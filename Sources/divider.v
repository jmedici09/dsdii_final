==> flow/design.v <==
module divider
	# (parameter SIZE = 32)
   (input clk,
	input start,
	input reset,
	input [SIZE - 1:0] divisor, dividend,
	output reg error, done,
	output [SIZE - 1:0] quotient, remainder
	);
localparam [3-1:0] 
	WAIT_FOR_START = 0,
	CHECK_DIVIDE_BY_ZERO = 1,
	ERROR = 2,
	SHIFT_LEFT = 3,
	SHIFT_RIGHT = 4,
	NO_ERROR = 5;
wire cnt_is_0, divisor_is_0, dvsr_less_than_dvnd, shifted_divisor_MSB;
reg init, left, right, sub;
reg [SIZE-1:0] q, r;
reg [SIZE-1:0] shifted_divisor;
reg [$clog2(SIZE):0] cnt;
assign	shifted_divisor_MSB = shifted_divisor[SIZE-1];
assign	divisor_is_0 = (shifted_divisor == 0) ? 1'b1 : 1'b0;
assign	dvsr_less_than_dvnd = (shifted_divisor <= r) ? 1'b1 : 1'b0;
assign	cnt_is_0 = (cnt == 0) ? 1'b1 : 1'b0;
assign remainder = r;
assign quotient = q;
	always @( posedge clk )
		if ( init )
			shifted_divisor <= divisor;
		else if (left )
			shifted_divisor <= {shifted_divisor[SIZE-2:0], 1'b0};
		else if (right )
			shifted_divisor <= {1'b0, shifted_divisor[SIZE-1:1]};
		else
			shifted_divisor <= shifted_divisor;
	always @( posedge clk )
		if ( init == 1'b1 )
			cnt <= 1;
		else if (left == 1'b1)
			cnt <= (cnt + 1);
		else if (right == 1'b1)
			cnt <= (cnt - 1);
		else
			cnt <= cnt;
	always @( posedge clk )
		if ( init == 1'b1 )
			r <= dividend;
		else if (sub == 1'b1)
			r <= (r - shifted_divisor);
		else
			r <= r;
	always @( posedge clk )
		if ( init == 1'b1 )
			q <= 0;
		else if (right == 1)
			q <= {q[SIZE-2:0], sub};
	reg [3-1:0] state, next_state;
	always @( posedge clk )
		if ( reset == 1'b1 )
			state <= WAIT_FOR_START;
		else
			state <= next_state;
	always @(*)
	begin
		init = 1'b0;
		left = 1'b0;
		right = 1'b0;
		sub = 1'b0;
		error = 1'b0; 
		done = 1'b0;
		casex( state )
			WAIT_FOR_START: 
				if( start == 1'b1 )
				begin
					next_state = CHECK_DIVIDE_BY_ZERO;
					init = 1'b1;
				end
				else
					next_state = WAIT_FOR_START;
			CHECK_DIVIDE_BY_ZERO:
				if( divisor_is_0 == 1'b0 )
					next_state = SHIFT_LEFT;
				else
					next_state = ERROR; 
			ERROR:
			begin
				next_state = WAIT_FOR_START;
				error = 1'b1;
				done = 1'b1;
			end
			SHIFT_LEFT:
				if( shifted_divisor_MSB == 1'b1 )
					next_state = SHIFT_RIGHT;
				else
				begin
					next_state = SHIFT_LEFT;
					left = 1'b1;
				end
			SHIFT_RIGHT:
				if( cnt_is_0 == 1'b1 )
						next_state = NO_ERROR;
				else if( dvsr_less_than_dvnd == 1'b1 )
				begin
					next_state = SHIFT_RIGHT;
					sub = 1'b1;
					right = 1'b1;
				end
				else
				begin
					next_state = SHIFT_RIGHT;
					right = 1'b1;
				end
			NO_ERROR:
			begin
				next_state = WAIT_FOR_START; 
				done = 1'b1;
			end
			default: next_state = {3{1'bx}};
		endcase
	end
endmodule
* Step by step through the tools: divider
The steps from the RTL of divider to its reports follow in flow order. Line numbers count from 1 in the design file above. Operators carry their Yosys type and port widths (W data, S select, Z words). Cell names lack the library's common part. A cell with - has no value.
Inputs: top divider, clock input clk, cell library sky130hd, library corner tt_025C_1v80

* Word level
Source: Yosys, flattened and elaborated, memories not mapped. Widths are those after wreduce. Registers that Yosys merges into a memory's read port (data or address) are not register bits. Print and check cells do not count.
Word-level totals: register bits 105, input bits 67, output and inout port bits 66, word-level cells 47
Cells by class: $add $sub $neg 3, order comparisons 1, equality and inequality tests 5, muxes and demuxes 26, reduce/logical cells 7
Operators with widths (number):
- $mux W32 | 5
- $sub A32 B32 Y32 | 1
- $le A32 B32 Y1 | 1
- $logic_not A32 Y1 | 1
- $mux W1 | 17
- $pmux W3 S5 | 1
- $mux W6 | 2
- $eq A3 B2 Y1 const B | 2
- $eq A3 B3 Y1 const B | 2
- $add A6 B1 Y6 const B | 1
- $sub A6 B1 Y6 const B | 1
- $logic_not A6 Y1 | 1
- $reduce_bool A2 Y1 | 2
- $eq A3 B1 Y1 const B | 1
- $logic_not A3 Y1 | 1
- $reduce_bool A3 Y1 | 1
- $mux W3 | 1
- $reduce_or A2 Y1 | 1

* Depth
Longest topological path by Yosys (ltp), each cell counted once; first at word level (registers and memories cut), then after technology mapping (sequential cells cut; the memories' decode and read muxes count).
Logic depth: depth after elaboration 7, ABC_AREA 0, depth in mapped cells 12, gate-level depth less buffers 12

* Netlist
Source: synth_stat.txt of the flow (Yosys; design flattened, memories mapped). It holds for the ABC_AREA given above (unset counts as 0); a run with the other value may have another netlist. The area totals of this step are shown rounded.
Synthesis totals: cell count 785, synthesis area 6490 um^2, sequential part of the area 2800 um^2, mapped flip-flops 108, buffers 43
Cells by type:
- edfxtp_1 | number 64, area in all 1.92E+03 um^2
- dfxtp_1 | number 44, area in all 880.845 um^2
- a21oi_1 | number 119, area in all 595.571 um^2
- nand2_1 | number 144, area in all 540.518 um^2
- ha_1 | number 36, area in all 450.432 um^2
- o21ai_0 | number 60, area in all 300.288 um^2
- nor2_1 | number 74, area in all 277.766 um^2
- xnor2_1 | number 19, area in all 166.41 um^2
- inv_1 | number 41, area in all 153.898 um^2
- clkbuf_1 | number 37, area in all 138.883 um^2
- a21o_1 | number 16, area in all 120.115 um^2
- xor2_1 | number 12, area in all 105.101 um^2
- nor4_1 | number 10, area in all 62.56 um^2
- nand3_1 | number 12, area in all 60.058 um^2
- nand4_1 | number 9, area in all 56.304 um^2
- o21bai_1 | number 7, area in all 52.55 um^2
- a211oi_1 | number 6, area in all 45.043 um^2
- o31ai_1 | number 6, area in all 45.043 um^2
Not listed: further types 31, cells in them 69.

* Timing after synthesis
Path of least setup slack by OpenSTA after synthesis, without wires, with an ideal clock, recovery checks aside; 20% of the period is set as input and as output delay. Where synthesis merged equal registers, the netlist keeps one of their names.
Timing path after synthesis: path kind flip-flop to flip-flop, from register r[23], to register r[0], clock period 4360 ps, setup time 466 ps, launch time at the first pin 0 ps, arrival 4246 ps, required time 3894 ps, setup slack -352 ps, delay of the path 4712 ps, driving pins on the path 10, path buffers 1, period reached after synthesis 4712 ps
"delay of the path" is the arrival time less input delay plus setup time. "driving pins on the path": output pins that drive a net of the path, with the launching flip-flop's if there is one; two outputs of one cell count as two. "period reached after synthesis" = period - worst setup slack (recovery checks aside). The figure is calculated, with input and output delays left at 20% of the set period. The rows between start and end are the longest chain of elaborated cells between them; the timing report does not say that the signal goes this way. Where chains are equally long, one stands for them. Each line given opens the expression or statement behind the cell; cells for indexed reads and writes are added by Yosys, which also makes memories of some case tables. At most two assigning lines are given for a register; there are more. Only ways into the end's enable, where the timed path ends, are counted here.
Between the ends, after synthesis: cell sequence edfxtp_1 ha_1 clkbuf_1 nand3_1 nor3_1 nand3_1 or3_1 a31oi_1 nor2_1 o21ai_0, cells in the longest elaborated chain 6, elaborated cells on any way between the ends 6, source lines of those cells 4, classes of those cells compare: 1; mux: 4; reduce/logical: 1
Ends and longest elaborated chain, after synthesis:
- from (decl) | RTL line 19 | reg [SIZE-1:0] q, r;
- from (assign) | RTL line 48 | r <= dividend;
- from (assign) | RTL line 50 | r <= (r - shifted_divisor);
- $le A32 B32 Y1 | RTL line 24 | assign dvsr_less_than_dvnd = (shifted_divisor <= r) ? 1'b1 : 1'b0;
- $mux W1 | RTL line 24
- $mux W1 | RTL line 103 | else if( dvsr_less_than_dvnd == 1'b1 )
- $mux W1 | RTL line 101 | if( cnt_is_0 == 1'b1 )
- $mux W1 | RTL line 72 | casex( state )
- $reduce_bool A2 Y1
- to (assign) | RTL line 50
- to (assign) | RTL line 52 | r <= r;
- to (decl) | RTL line 19

* Worst path after layout
Path of least setup slack in the final report of run 1 (OpenROAD, finished layout, wires in). Where an end is a register, its clock arrival counts in the times. The report prints the path's times to 10 ps; the period is as set.
Timing path after layout: path kind flip-flop to flip-flop, from register shifted_divisor[0], to register r[21], clock period 3980 ps, setup time 320 ps, launch time at the first pin 360 ps, arrival 3150 ps, required time 4020 ps, setup slack 860 ps, driving pins on the path 13, path buffers 1
The rows between start and end are the longest chain of elaborated cells between them; the timing report does not say that the signal goes this way. Where chains are equally long, one stands for them. At most two assigning lines are given for a register; there are more. Only ways into the end's enable, where the timed path ends, are counted here.
Between the ends, after layout: cell sequence edfxtp_1 ha_1 inv_1 fa_1 a21oi_1 o211ai_1 a21oi_1 o21ai_0 nand2b_1 a31oi_1 nor2_1 o21ai_2 buf_4, cells in the longest elaborated chain 6, elaborated cells on any way between the ends 6, source lines of those cells 4, classes of those cells compare: 1; mux: 4; reduce/logical: 1
Ends and longest elaborated chain, after layout:
- from (decl) | RTL line 20 | reg [SIZE-1:0] shifted_divisor;
- from (assign) | RTL line 30 | shifted_divisor <= divisor;
- from (assign) | RTL line 32 | shifted_divisor <= {shifted_divisor[SIZE-2:0], 1'b0};
- $le A32 B32 Y1 | RTL line 24 | assign dvsr_less_than_dvnd = (shifted_divisor <= r) ? 1'b1 : 1'b0;
- $mux W1 | RTL line 24
- $mux W1 | RTL line 103 | else if( dvsr_less_than_dvnd == 1'b1 )
- $mux W1 | RTL line 101 | if( cnt_is_0 == 1'b1 )
- $mux W1 | RTL line 72 | casex( state )
- $reduce_bool A2 Y1
- to (assign) | RTL line 50 | r <= (r - shifted_divisor);
- to (assign) | RTL line 52 | r <= r;
- to (decl) | RTL line 19 | reg [SIZE-1:0] q, r;

Measured data: module divider, platform sky130hd, 2 stored runs of the flow under differing settings, order arbitrary. Input and output delays are each 20% of the period that was set; the output load is 0.01 pF.
"time of the worst setup path": the worst setup path's part of the clock period (all of it between registers, 20% less for each end at a port) less its slack. A launch clock that arrives late makes it longer, a capture clock that arrives late makes it shorter.
"time of the worst setup path" is known to 10 ps.
Results are given in rounded form.

* Run 1 | settings: period_ns 3.98; CORE_UTILIZATION 31; SETUP_SLACK_MARGIN -0.24; CELL_PAD_IN_SITES_DETAIL_PLACEMENT 1; TNS_END_PERCENT 30; CTS_CLUSTER_DIAMETER 215; MIN_ROUTING_LAYER met1; CAP_MARGIN 20; CORE_MARGIN 2; SLEW_MARGIN 20 | results: cell area after synthesis 6490 um^2; die area 22100 um^2; standard-cell area after layout 8400 um^2; post-route utilization 0.412; setup slack of the critical path 865 ps; summed negative setup slack 0 ps; worst hold slack in the final report 465 ps; time of the worst setup path 3120 ps; class of the worst setup path flip-flop to flip-flop
* Run 2 | settings: period_ns 8.57; CORE_UTILIZATION 65; SETUP_SLACK_MARGIN 1.37; PLACE_DENSITY_LB_ADDON 0.26; HOLD_SLACK_MARGIN 0.24; CELL_PAD_IN_SITES_GLOBAL_PLACEMENT 0; CELL_PAD_IN_SITES_DETAIL_PLACEMENT 1; GPL_ROUTABILITY_DRIVEN 1; SLEW_MARGIN 30; MIN_ROUTING_LAYER met1; CAP_MARGIN 20; CORE_MARGIN 2 | did not finish, placement stopped with DPL-0033
